==> flow/design.v <==
module apb_interface(
    input PCLK, PRESETn,PSEL, PENABLE,
    input [31:0]PADDR, PWDATA,  
    input PWRITE,
    output reg [31:0] PRDATA,
    output reg PREADY,
    input [31:0] rf_rdata,
    output reg rf_wr_en, rf_rd_en,
    output reg [2:0] rf_addr,
    output reg [31:0] rf_wdata
);
always @(posedge PCLK or negedge PRESETn) begin
if (!PRESETn) begin
    PRDATA <= 32'b0;
    PREADY <= 1'b0;
    rf_wr_en <= 1'b0;
    rf_rd_en <= 1'b0;
    rf_addr <= 3'b0;
    rf_wdata <= 32'b0;
end else begin
    rf_wr_en <= 1'b0;
    rf_rd_en <= 1'b0;
    PREADY <= 0; 
    if(PSEL && !PENABLE) begin
            rf_addr <= PADDR[4:2]; 
            rf_wdata <= PWDATA; 
        end
    if (PSEL && PENABLE) begin
        PREADY <= 1'b1;
        if (PWRITE) begin
            rf_wr_en <= 1'b1;
        end else begin
            rf_rd_en <= 1'b1;
            PRDATA <= rf_rdata;
        end
    end
end
end 
endmodule
From RTL to reports: apb_interface
The steps from the RTL of apb_interface to its reports follow in flow order.
Lines are those of the file above, counted from 1.
Operators carry their Yosys type and port widths (W data, S select, Z words).
Library cell names are shortened.
The mark -- stands for no value.
Inputs
  design top: apb_interface
  clock: PCLK
  library: sky130hd
  corner: tt_025C_1v80

Word-level counts
Counts by Yosys on the flattened word-level netlist (proc, flatten, opt, wreduce; memories kept). Register bits leave out memories and registers merged into their read ports (data or address); mux counts leave out enables and synchronous resets folded into registers. Print and check cells are left out. Cells with the same type and inputs are merged into one.
Storage and ports
  register bits after elaboration: 70
  word-level cells: 16
Operators by class
  multiplexer cells: 5
  bitwise gates (word level): 1
  reductions and logical operators: 4
Operator list (count)
  $mux W1: 5
  $logic_and A1 B1 Y1: 2
  $reduce_and A2 Y1: 1
  $not A1 Y1: 1
  $logic_not A1 Y1: 1

Longest topological paths
Depth = most cells in a row (Yosys ltp): at word level without a register or memory, in the mapped netlist without a sequential cell, where the memories' decode and read muxes count.
Depth
  word-level depth: 2
  ABC_AREA: 0
  gate-level depth with buffers: 4

Mapped cells and area
Source: synth_stat.txt of the flow (Yosys; design flattened, memories mapped). It holds for the ABC_AREA given above (unset counts as 0); a run with the other value may have another netlist.
Synthesis totals
  mapped cells: 149
  synthesis area: 2771.4 um^2
  flip-flop cells: 70
  buffers: 7
Cells by type
  dfrtp_1: count 70, area in all 1751.68 um^2
  mux2_4: count 30, area in all 450.432 um^2
  mux2_2: count 27, area in all 304.042 um^2
  mux2_1: count 10, area in all 112.608 um^2
  buf_12: count 3, area in all 60.058 um^2
  buf_6: count 4, area in all 45.043 um^2
  nand3b_4: count 1, area in all 20.019 um^2
  nor2b_2: count 1, area in all 8.758 um^2
  and2_2: count 1, area in all 7.507 um^2
  and3_2: count 1, area in all 7.507 um^2
  inv_1: count 1, area in all 3.754 um^2

Path before layout
Path of least setup slack by OpenSTA after synthesis, without wires, with an ideal clock, recovery checks aside; 20% of the period is set as input and as output delay. Where synthesis merged equal registers, the netlist keeps one of their names.
Timing path post-synthesis
  kind: in2reg
  from: input PSEL
  to: register rf_addr[0]
  clock period: 1.2 ns
  setup time: 0.125 ns
  arrival time: 0.944 ns
  path slack: 0.131 ns
  path delay: 0.829 ns
  stages on the path: 4
  path buffers: 2
  period reached after synthesis: 1.069 ns
"path delay" is the arrival time less input delay plus setup time.
"stages on the path": output pins that drive a net of the path, with the launching flip-flop's if there is one; two outputs of one cell count as two.
"period reached after synthesis" = period - worst setup slack (recovery checks aside). The figure is calculated, with input and output delays left at 20% of the set period.
The rows between start and end are the longest chain of elaborated cells between them; the timing report does not say that the signal goes this way. Where chains are equally long, one stands for them.
A line is the first line of the expression or statement that the cell stems from. Yosys adds cells for indexed reads and writes and turns some case tables into memories.
On the way, post-synthesis
  cell sequence: nor2b_2 -> buf_6 -> buf_12 -> mux2_4
  length of the longest elaborated chain: 1
  elaborated cells on any way between the ends: 1
  source lines of those cells: 1
  classes of those cells: 1 x reduce/logical
Ends and longest elaborated chain, post-synthesis
  start: declaration: RTL line 2  | input PCLK, PRESETn,PSEL, PENABLE,
  $logic_and A1 B1 Y1: RTL line 24  | if(PSEL && !PENABLE) begin
  end: assignment: RTL line 18  | rf_addr <= 3'b0;
  end: assignment: RTL line 25  | rf_addr <= PADDR[4:2];
  end: declaration: RTL line 9  | output reg [2:0] rf_addr,

Path in the finished layout
From the final timing report of flow run A: the path of least setup slack in the routed layout; clock arrival at registers is part of the times.
Timing path after layout
  kind: reg2out
  from: register PRDATA[17]
  to: output PRDATA[17]
  clock period: 1.61 ns
  output delay: 0.32 ns
  arrival time: 1.23 ns
  path slack: 0.06 ns
  stages on the path: 2
  path buffers: 1
On the way, after layout
  cell sequence: dfrtp_1 -> clkdlybuf4s50_1
  length of the longest elaborated chain: 0
  elaborated cells on any way between the ends: 0
  source lines of those cells: 0
Ends and longest elaborated chain, after layout
  start: declaration: RTL line 5  | output reg [31:0] PRDATA,
  start: assignment: RTL line 14  | PRDATA <= 32'b0;
  start: assignment: RTL line 34  | PRDATA <= rf_rdata;
  end: declaration: RTL line 5

Below are 2 stored runs of the flow (Yosys, OpenROAD; platform sky130hd) on apb_interface, each with its settings and what was measured, unordered. Constraints: input delay and output delay 20% of the set period each, output load 0.01 pF.
"worst setup path time" = time allowed to the worst setup path (clock period - input delay - output delay, where it has them) - its slack; a late launch clock adds to it, a late capture clock takes from it.
"power consumption": no workload was simulated; the value follows from the tool's default switching activity.

==> flow run A: settings <==
{ "period_ns": 1.61, "CORE_UTILIZATION": 28, "SETUP_SLACK_MARGIN": 0.25, "TNS_END_PERCENT": 20, "CTS_CLUSTER_SIZE": 29, "CAP_MARGIN": 20, "CORE_MARGIN": 2, "SLEW_MARGIN": 20 }
==> flow run A: results <==
synthesis area: 2771.4 um^2
total die area: 10710.2 um^2
std-cell area (final layout): 4571.9 um^2
final utilization: 0.472
worst setup slack after layout: 0.061 ns
total negative slack: 0.000 ns
power consumption: 4.830 mW
worst setup path time: 1.23 ns
critical path kind: reg2out

==> flow run B: settings <==
{ "period_ns": 1.14, "CORE_UTILIZATION": 56, "CAP_MARGIN": 20, "CORE_MARGIN": 2, "SLEW_MARGIN": 20 }
==> flow run B: results <==
synthesis area: 2771.4 um^2
total die area: 5527.9 um^2
std-cell area (final layout): 4548.1 um^2
final utilization: 0.957
worst setup slack after layout: -0.051 ns
total negative slack: -0.486 ns
power consumption: 7.591 mW
worst setup path time: 0.96 ns
critical path kind: reg2out
